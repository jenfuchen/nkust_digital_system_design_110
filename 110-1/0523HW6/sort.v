==> flow/design.v <==
module sort (
    input   clk,
    input   rst,
    input   data_vaild,
    input   [7:0]   data,
    output  reg vaild,
    output  reg[7:0]   sort_data
);
reg [7:0] form[9:0][5:0],temp;
integer i , j,cnt,k,cnt2;
always @(posedge clk)
begin
    if(rst)
    begin
        vaild <= 0;
        sort_data <= 8'b00000000;
        cnt <= 0;
        j <= 0;
        k <= 0;
        cnt <= 0;
        cnt2 <= 0;
        temp = 8'b00000000;
        for(i = 0 ; i < 10 ; i = i + 1)begin
            for(j = 0 ; j < 6; j = j + 1)
                form[i][j] <= 8'b00000000;
        end
    end
    else 
    begin
        if(cnt < 60)
        begin
            form[cnt/6][cnt%6] <= data;
            cnt <= cnt + 1;
            vaild <= 1'b0;
        end
        else
        begin
            for(i = 0 ; i < 60 ;i = i + 1)begin
                sort_data <= form[i/6][i%6];
                vaild <= 1'b1;
            end
        end
    end
end
endmodule
# Reports on sort
# What the tools print for sort, step after step.
# Lines are those of the file above, counted from 1.
# Cell names lack the library's common part.
# A cell with n/a has no value.
# setup
top_module	sort
clk_port	clk
library	sky130hd
pvt_corner	tt_025C_1v80

# Elaborated design
# Source: Yosys, flattened and elaborated, memories not mapped. Widths are those after wreduce; folded enables and synchronous resets count as part of the registers. Registers that Yosys merges into a memory's read port (data or address) are not register bits. Print and check cells do not count. Equal cells are merged and count once.
# Yosys's memory passes give these memory sizes; they may raise the number of words (mostly to a power of two), join words into wider ones and drop unused or constant bits.
# op_classes
add_sub_neg	4
mul	1
div	2
n_cmp	1
muxes	8
reduce_and_logical	1
# ops
operator	n
divider 32 x 4 -> 32 bit (second input constant)	1
remainder unit 32 x 4 -> 32 bit (second input constant)	1
multiplier 32 x 3 -> 5 bit (second input constant)	1
adder 32 x 2 -> 32 bit (second input constant)	1
< comparator 32 x 7 -> 1 bit (second input constant)	1
subtractor 5 x 32 -> 32 bit (first input constant)	1
two-way mux 8 bit	2
two-way mux 6 bit	2
subtractor 4 x 6 -> 6 bit (first input constant)	1
adder 6 bit	1
two-way mux 1 bit	4
zero test 1 bit	1
# word_totals
ff_bits	33
mem_bits_rw	512
mem_count	1
output_inout_bits	9
elab_cells	20
# memory_table
name	words	word_bits	line	text
form	64	8	9	reg [7:0] form[9:0][5:0],temp;

# Logic depth
# Depth = most cells in a row (Yosys ltp): at word level without a register or memory, in the mapped netlist without a sequential cell, where the memories' decode and read muxes count.
# depth
word_depth	6
ABC_AREA	0
depth_mapped	52

# Netlist
# Source: synth_stat.txt of the flow (Yosys; design flattened, memories mapped). It holds for the ABC_AREA given above (unset counts as 0); a run with the other value may have another netlist.
# synth_totals
cells	857
mapped_area_um2	6279.8
seqArea_um2	1061.0
ffs	49
n_buf	53
# by_type
cell_type	n	area_total_um2
dfxtp_1	41	820.787
xnor2_1	54	472.954
nor2_1	103	386.621
xor2_1	43	376.611
nand2_1	83	311.549
edfxtp_1	8	240.23
nand3_1	43	215.206
ha_1	17	212.704
nor3_1	39	195.187
o21ai_0	38	190.182
mux2i_1	18	180.173
a21oi_1	33	165.158
clkbuf_1	38	142.637
o31ai_1	14	105.101
nor3b_2	8	100.096
nor4_1	14	87.584
or3_1	14	87.584
inv_1	22	82.579
# Not listed: further types 73, cells in them 227.

# Timing after synthesis
# OpenSTA on the mapped netlist: ideal clock, no wires. The path of least setup slack (recovery checks aside). Input and output delay are each 20% of the period. Register names are those of the netlist, which keeps one name where synthesis merged equal registers.
# synth_timing
kind	reg-to-reg
start	register cnt[20]
end	memory form
period_ps	11600
setup_time_ps	374
t_first_pin_ps	0
arrival_time_ps	11527
setup_slack_ps	-301
delay_ps	11901
path_stages	49
path_buffers	4
period_less_setup_slack_ps	11901
# "delay_ps" = arrival - input delay + setup time.
# "path_stages" counts driving pins, that of a launching flip-flop among them; a cell with two outputs on the path counts twice.
# "period_less_setup_slack_ps" = period - worst setup slack (recovery checks aside). The figure is calculated, with input and output delays left at 20% of the set period.
# An end named without its bit number is one bit of that signal or, where synthesis recoded a state register, one of its new flip-flops.
# Between the ends stands the longest chain of elaborated cells between them, by number of cells; it is not shown to be the way that was timed. Of several equally long chains one is given.
# Each line given opens the expression or statement behind the cell; cells for indexed reads and writes are added by Yosys, which also makes memories of some case tables.
# At most two assigning lines are given for a register; there are more.
# The path ends at the enable pin of a flip-flop; only ways to that pin are counted.
# synth_via
cell_sequence	dfxtp_1 > buf_4 > or4_4 > or3_1 > buf_6 > o41ai_4 > xnor2_1 > a2111oi_2 > a22o_1 > or3_4 > a221o_1 > and3_4 > o31a_1 > a221oi_4 > nor3_1 > o31ai_2 > nor2_4 > mux2i_1 > [... 13 more ...] > and3_1 > inv_1 > ha_1 > nand2_1 > o21a_1 > inv_1 > ha_1 > inv_1 > ha_1 > fa_1 > ha_1 > ha_1 > a21oi_1 > xnor2_1 > xnor2_1 > xnor3_1 > xnor3_2 > o21ai_1
elab_chain_len	6
cells_between	11
cone_lines	3
# synth_rtl
element	line	text
start: declaration	10	integer i , j,cnt,k,cnt2;
start: assignment	17	cnt <= 0;
start: assignment	33	cnt <= cnt + 1;
divider 32 x 4 -> 32 bit	32	form[cnt/6][cnt%6] <= data;
subtractor 5 x 32 -> 32 bit	32
multiplier 32 x 3 -> 5 bit	32
adder 6 bit	32
two-way mux 6 bit	30	if(cnt < 60)
two-way mux 6 bit	13	if(rst)
end: declaration	9	reg [7:0] form[9:0][5:0],temp;

# Worst path after layout
# Path of least setup slack in the final report of flow run A (OpenROAD, finished layout, wires in). Where an end is a register, its clock arrival counts in the times.
# The report prints the path's times to 10 ps; the period is as set.
# layout_timing
kind	reg-to-reg
start	register cnt[19]
end	memory form
period_ps	7210
setup_time_ps	320
t_first_pin_ps	290
arrival_time_ps	11330
setup_slack_ps	-4140
path_stages	57
path_buffers	22
# An end named without its bit number is one bit of that signal or, where synthesis recoded a state register, one of its new flip-flops.
# Between the ends stands the longest chain of elaborated cells between them, by number of cells; it is not shown to be the way that was timed. Of several equally long chains one is given.
# At most two assigning lines are given for a register; there are more.
# The path ends at the enable pin of a flip-flop; only ways to that pin are counted.
# layout_via
cell_sequence	dfxtp_2 > or4_4 > or3_4 > o41ai_4 > buf_4 > xor2_4 > buf_6 > xnor2_2 > o311a_4 > or3_4 > a221o_1 > and3_4 > a2111oi_4 > nor4_2 > buf_4 > and2_4 > o31ai_4 > nor2_4 > [... 21 more ...] > buf_4 > buf_4 > buf_4 > buf_4 > buf_4 > buf_4 > buf_4 > buf_4 > buf_4 > buf_6 > buf_4 > buf_4 > buf_4 > buf_4 > o211ai_1 > or3_1 > xnor3_2 > o21ai_4
elab_chain_len	6
cells_between	11
cone_lines	3
# layout_rtl
element	line	text
start: declaration	10	integer i , j,cnt,k,cnt2;
start: assignment	17	cnt <= 0;
start: assignment	33	cnt <= cnt + 1;
divider 32 x 4 -> 32 bit	32	form[cnt/6][cnt%6] <= data;
subtractor 5 x 32 -> 32 bit	32
multiplier 32 x 3 -> 5 bit	32
adder 6 bit	32
two-way mux 6 bit	30	if(cnt < 60)
two-way mux 6 bit	13	if(rst)
end: declaration	9	reg [7:0] form[9:0][5:0],temp;

# Measured data: module sort, platform sky130hd, 2 stored runs of the flow under differing settings, order arbitrary. Input and output delays are each 20% of the period that was set; the output load is 0.01 pF.
# "worst_path_time_ps": the worst setup path's part of the clock period (all of it between registers, 20% less for each end at a port) less its slack. A launch clock that arrives late makes it longer, a capture clock that arrives late makes it shorter.
# "fin_power_mw": no workload was simulated; the value follows from the tool's default switching activity.
# "worst_path_time_ps" is given in steps of 10 ps.
# A setting shown as n/a is not set for that run.
name,flow run A,flow run B
period_ns,7.21,9.28
CORE_UTILIZATION,20,22
SETUP_SLACK_MARGIN,0.36,n/a
PLACE_DENSITY_LB_ADDON,0.05,0.13
CORE_MARGIN,3,9
CELL_PAD_IN_SITES_GLOBAL_PLACEMENT,0,n/a
TNS_END_PERCENT,90,n/a
ABC_AREA,0,1
GPL_ROUTABILITY_DRIVEN,1,0
CTS_CLUSTER_SIZE,79,n/a
SLEW_MARGIN,5,20
MAX_ROUTING_LAYER,met5,met4
CAP_MARGIN,20,5
CORE_ASPECT_RATIO,n/a,0.81
CTS_CLUSTER_DIAMETER,n/a,129
die_footprint_um2,33560.4,28220.3
yosys_chip_area_um2,6279.8,4943.5
hold_worst_slack_ps,485,476
worst_setup_slack_ps,-4144,-2232
fin_power_mw,0.6375,0.4871
worst_path_time_ps,11350,11510
critical_path_type,reg-to-reg,reg-to-reg
finish.stdcell_area_um2,10118.5,8016.4
