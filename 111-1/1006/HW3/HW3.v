==> flow/design.v <==
module HW3(CLK, RST, En, Valid, num, out);
integer count = 0, i = 0, j = 1; 
input CLK, RST, En;
input [3:0] num;
output [39:0] out;
output Valid;
reg [3:0] data[0:9], temp;
reg [3:0] odd[0:9], even[0:9];
reg [39:0] out;
reg Valid;
always @(posedge CLK)
begin
	if(RST)
		begin
			out = 40'd0;
			Valid = 1'd0;
		end
	else if(En && count <= 9)
		begin
			if(num != 0)
				data[count] = num;
			else
				data[count] = 0;
			count = count + 1;
		end
	else
		begin
			if(count > 9 && count <20 ) 
			begin
				for(i = 0 ; i < 10 ; i = i + 1)
				begin
					for(j = i ; j < 10; j = j + 1)
					begin
						if(data[i][0] == 0 && data[j][0] == 0 && data[i] > data[j] && data[i] != 0 && data[j] != 0)
						begin
								temp = data[i];
								data[i] = data[j];
								data[j] = temp;
						end
					end
				end
			end
			else
			begin
				out = {data[0],data[1],data[2],data[3],data[4],data[5],data[6],data[7],data[8],data[9]};
				if(count == 22)
					Valid = 1;
			end
			count = count + 1;
	end
end
endmodule
## Tool chain data of HW3

What the tools print for HW3, step after step.
Line numbers count from 1 in the design file above.
Operators carry their Yosys type and port widths (W data, S select, Z words).
Cell names lack the library's common part.
Not given: n/a

| design | value |
|---|---|
| design top | HW3 |
| clock input | CLK |
| cell library | sky130hd |
| timing corner | tt_025C_1v80 |

## Word-level counts

Counts by Yosys on the flattened word-level netlist (proc, flatten, opt, wreduce). Print and check cells are left out. Cells with the same type and inputs are merged into one.

| storage and ports | value |
|---|---|
| register bits after elaboration | 113 |
| bits of input ports | 7 |
| cells after elaboration | 846 |

| operators by class | value |
|---|---|
| $add $sub $neg | 1 |
| $lt $le $gt $ge | 48 |
| equality and inequality tests | 20 |
| multiplexer cells | 384 |
| bitwise logic cells | 93 |
| reduce/logical cells | 287 |

Operator list:

| operator | count |
|---|---|
| $mux W4 | 384 |
| $reduce_bool A4 Y1 | 91 |
| $logic_and A1 B1 Y1 | 182 |
| $gt A4 B4 Y1 | 45 |
| $not A1 Y1 | 93 |
| $reduce_and A3 Y1 | 11 |
| $add A32 B2 Y32 const B | 1 |
| $gt A32 B5 Y1 const B | 1 |
| $le A32 B5 Y1 const B | 1 |
| $lt A32 B6 Y1 const B | 1 |
| $eq A32 B6 Y1 const B | 1 |
| $ne A2 B1 Y1 const B | 10 |
| $eq A4 B3 Y1 const B | 4 |
| $eq A4 B2 Y1 const B | 2 |
| $eq A4 B4 Y1 const B | 2 |
| $eq A4 B1 Y1 const B | 1 |
| $logic_not A4 Y1 | 1 |
| $reduce_and A2 Y1 | 1 |
| $reduce_bool A2 Y1 | 1 |

## Longest topological paths

Longest topological path by Yosys (ltp), each cell counted once; first at word level (registers and memories cut), then after technology mapping (sequential cells cut; the memories' decode and read muxes count).

| depth | value |
|---|---|
| word-level depth | 158 |
| ABC_AREA | 0 |
| gate-level depth with buffers | 148 |
| depth with buffers taken out | 137 |

## Synthesis result

The flow's flattened synthesis, as Yosys stat reports it; memories are mapped. The netlist is that of the ABC_AREA named above (0 if unset); the other value can give another one.
The area totals of this step are shown rounded.

| mapped netlist | value |
|---|---|
| mapped cells | 2202 |
| synthesis area | 17000 um^2 |
| flip-flop cells | 113 |
| buffers | 62 |

Cell types:

| type | count | total area (um^2) |
|---|---|---|
| edfxtp_1 | 72 | 2.16E+03 |
| ha_1 | 160 | 2001.92 |
| mux2i_1 | 132 | 1.32E+03 |
| a21oi_1 | 174 | 870.835 |
| dfxtp_1 | 41 | 820.787 |
| nor2_1 | 208 | 780.749 |
| nand2_1 | 200 | 750.72 |
| inv_1 | 178 | 668.141 |
| o21ai_0 | 132 | 660.634 |
| mux2_2 | 32 | 360.346 |
| xnor2_1 | 40 | 350.336 |
| nand3_1 | 62 | 310.298 |
| and3_1 | 40 | 250.24 |
| o21a_1 | 33 | 247.738 |
| a21o_1 | 27 | 202.694 |
| nor3_1 | 40 | 200.192 |
| o211ai_1 | 26 | 195.187 |
| nand4_1 | 30 | 187.68 |

Other cell types: 108; their cells: 575.

## Timing after synthesis

Path of least setup slack by OpenSTA after synthesis, without wires, with an ideal clock, recovery checks aside; 20% of the period is set as input and as output delay. Where synthesis merged equal registers, the netlist keeps one of their names.

| path post-synthesis | value |
|---|---|
| path type | flip-flop to flip-flop |
| start | register data[0][1] |
| end | register data[9][0] |
| clock period | 26.3 ns |
| setup time | 0.278 ns |
| arrival time | 25.495 ns |
| data required time | 26.022 ns |
| setup slack | 0.527 ns |
| path delay | 25.773 ns |
| stages on the path | 128 |
| buffers on the path | 15 |
| synthesis period reached | 25.773 ns |

"path delay" = arrival - input delay + setup time.
"stages on the path" counts driving pins, that of a launching flip-flop among them; a cell with two outputs on the path counts twice.
"synthesis period reached" is the clock period less the worst setup slack; recovery checks do not enter. This is arithmetic on one report: input and output delays are still those of the set period (20% each).
Between the ends stands the longest chain of elaborated cells between them, by number of cells; it is not shown to be the way that was timed. Of several equally long chains one is given.
A line is the first line of the expression or statement that the cell stems from. Yosys adds cells for indexed reads and writes and turns some case tables into memories.
Lines with a computed index may be missing from the assigning lines.

| between the ends, post-synthesis | value |
|---|---|
| path through | edfxtp_1 > buf_6 > or4_4 > and4_4 > o21a_1 > buf_4 > buf_4 > mux2i_1 > inv_1 > ha_1 > nand4b_1 > nand3_1 > a21oi_1 > clkbuf_1 > a22oi_1 > ha_1 > nand3_1 > o32a_1 > (+92 left out) > a21oi_1 > nand2_1 > mux2i_1 > inv_1 > ha_1 > a21oi_1 > o31ai_1 > o211ai_1 > nor3b_2 > buf_4 > mux2i_2 > inv_2 > ha_1 > nand4_1 > nand4_1 > or2_2 > nor2_1 > a221oi_1 |
| length of the longest elaborated chain | 155 |
| elaborated cells on any way between the ends | 712 |
| source lines of those cells | 4 |
| classes of those cells | compare (45); mux (327); logic (80); reduce/logical (260) |

RTL lines, path post-synthesis:

| element | line | source |
|---|---|---|
| from (decl) | 7 | `reg [3:0] data[0:9], temp;` |
| from (assign) | 37 | `data[i] = data[j];` |
| from (assign) | 38 | `data[j] = temp;` |
| $mux W4 | 28 | `if(count > 9 && count <20 )` |
| $mux W4 | 18 | `else if(En && count <= 9)` |
| $mux W4 | 13 | `if(RST)` |
| $gt A4 B4 Y1 | 34 | `if(data[i][0] == 0 && data[j][0] == 0 && data[i] > data[j] && data[i] != 0 && data[j] != 0)` |
| $logic_and A1 B1 Y1 (3 in a row) | 34 |  |
| $mux W4 | 34 |  |
| $mux W4 | 28 |  |
| (+136 left out) | n/a |  |
| $mux W4 | 13 |  |
| $not A1 Y1 | 34 |  |
| $logic_and A1 B1 Y1 (4 in a row) | 34 |  |
| $mux W4 | 34 |  |
| $mux W4 | 13 |  |
| $mux W4 | 28 |  |
| $mux W4 | 18 |  |
| to (assign) | 37 |  |
| to (assign) | 38 |  |
| to (decl) | 7 |  |

## Path in the finished layout

From the final timing report of run 1: the path of least setup slack in the routed layout; clock arrival at registers is part of the times.

| path after layout | value |
|---|---|
| path type | flip-flop to flip-flop |
| start | register data[1][2] |
| end | register data[8][0] |
| clock period | 42.0 ns |
| setup time | 0.29 ns |
| arrival time | 32.49 ns |
| data required time | 42.12 ns |
| setup slack | 9.63 ns |
| stages on the path | 131 |
| buffers on the path | 12 |

Between the ends stands the longest chain of elaborated cells between them, by number of cells; it is not shown to be the way that was timed. Of several equally long chains one is given.
Lines with a computed index may be missing from the assigning lines.

| between the ends, after layout | value |
|---|---|
| path through | edfxtp_1 > inv_1 > ha_1 > nand4b_1 > and4_4 > o21a_1 > buf_4 > buf_4 > mux2i_1 > inv_1 > ha_1 > nand4b_1 > nand3_1 > a21oi_1 > nand2_1 > a21oi_1 > inv_1 > ha_1 > (+95 left out) > o21bai_1 > a21oi_1 > nand2_1 > mux2i_1 > inv_1 > ha_1 > a21oi_1 > o31ai_1 > o211ai_1 > nor3b_2 > buf_4 > mux2i_1 > ha_1 > nand4_1 > nand4_1 > or2_2 > nor2_1 > a221oi_1 |
| length of the longest elaborated chain | 151 |
| elaborated cells on any way between the ends | 708 |
| source lines of those cells | 4 |
| classes of those cells | compare (45); mux (323); logic (80); reduce/logical (260) |

RTL lines, path after layout:

| element | line | source |
|---|---|---|
| from (decl) | 7 | `reg [3:0] data[0:9], temp;` |
| from (assign) | 37 | `data[i] = data[j];` |
| from (assign) | 38 | `data[j] = temp;` |
| $gt A4 B4 Y1 | 34 | `if(data[i][0] == 0 && data[j][0] == 0 && data[i] > data[j] && data[i] != 0 && data[j] != 0)` |
| $logic_and A1 B1 Y1 (3 in a row) | 34 |  |
| $mux W4 | 34 |  |
| $mux W4 | 28 | `if(count > 9 && count <20 )` |
| $mux W4 | 18 | `else if(En && count <= 9)` |
| $mux W4 | 13 | `if(RST)` |
| $not A1 Y1 | 34 |  |
| (+132 left out) | n/a |  |
| $mux W4 | 18 |  |
| $mux W4 | 13 |  |
| $not A1 Y1 | 34 |  |
| $logic_and A1 B1 Y1 (4 in a row) | 34 |  |
| $mux W4 | 34 |  |
| $mux W4 | 28 |  |
| $mux W4 | 18 |  |
| to (assign) | 37 |  |
| to (assign) | 38 |  |
| to (decl) | 7 |  |

Ticket comment

Design HW3 on sky130hd. What follows are 2 stored runs of the flow, each under its own settings; their order means nothing. The constraints put input and output delay at 20% of the set period each and load the outputs with 0.01 pF.
"achieved clock period" means the clock period less the worst setup slack. The figure is calculated, with input and output delays left at 20% of the set period.
The measured numbers are rounded.
A setting shown as - is not set for that run.
Among the results, - means that no value is shown for the run.

| item | run 1 | run 2 |
|---|---|---|
| period_ns | 42.0 | 38.3 |
| CORE_UTILIZATION | 23 | 50 |
| CORE_MARGIN | 5 | 2 |
| CELL_PAD_IN_SITES_GLOBAL_PLACEMENT | 3 | 3 |
| TNS_END_PERCENT | 35 | 35 |
| GPL_TIMING_DRIVEN | 0 | 1 |
| CTS_CLUSTER_SIZE | 57 | 75 |
| CAP_MARGIN | 20 | 25 |
| MIN_ROUTING_LAYER | met2 | met1 |
| SLEW_MARGIN | 20 | 20 |
| PLACE_DENSITY_LB_ADDON | - | 0.0 |
| HOLD_SLACK_MARGIN | - | 0.09 |
| CORE_ASPECT_RATIO | - | 0.59 |
| ABC_AREA | - | 1 |
| GPL_ROUTABILITY_DRIVEN | - | 0 |
| CTS_CLUSTER_DIAMETER | - | 20 |
| MAX_ROUTING_LAYER | - | met5 |
| cell area after synthesis (um^2) | 17000 | - |
| total die area (um^2) | 79000 | - |
| final utilization | 0.26 | - |
| setup slack of the worst path (ns) | 9.6 | - |
| post-route setup TNS (ns) | 0.000 | - |
| worst hold slack (ns) | 0.49 | - |
| achieved clock period (ns) | 32.368 | - |

Run 2: did not finish, placement stopped with FLW-0024
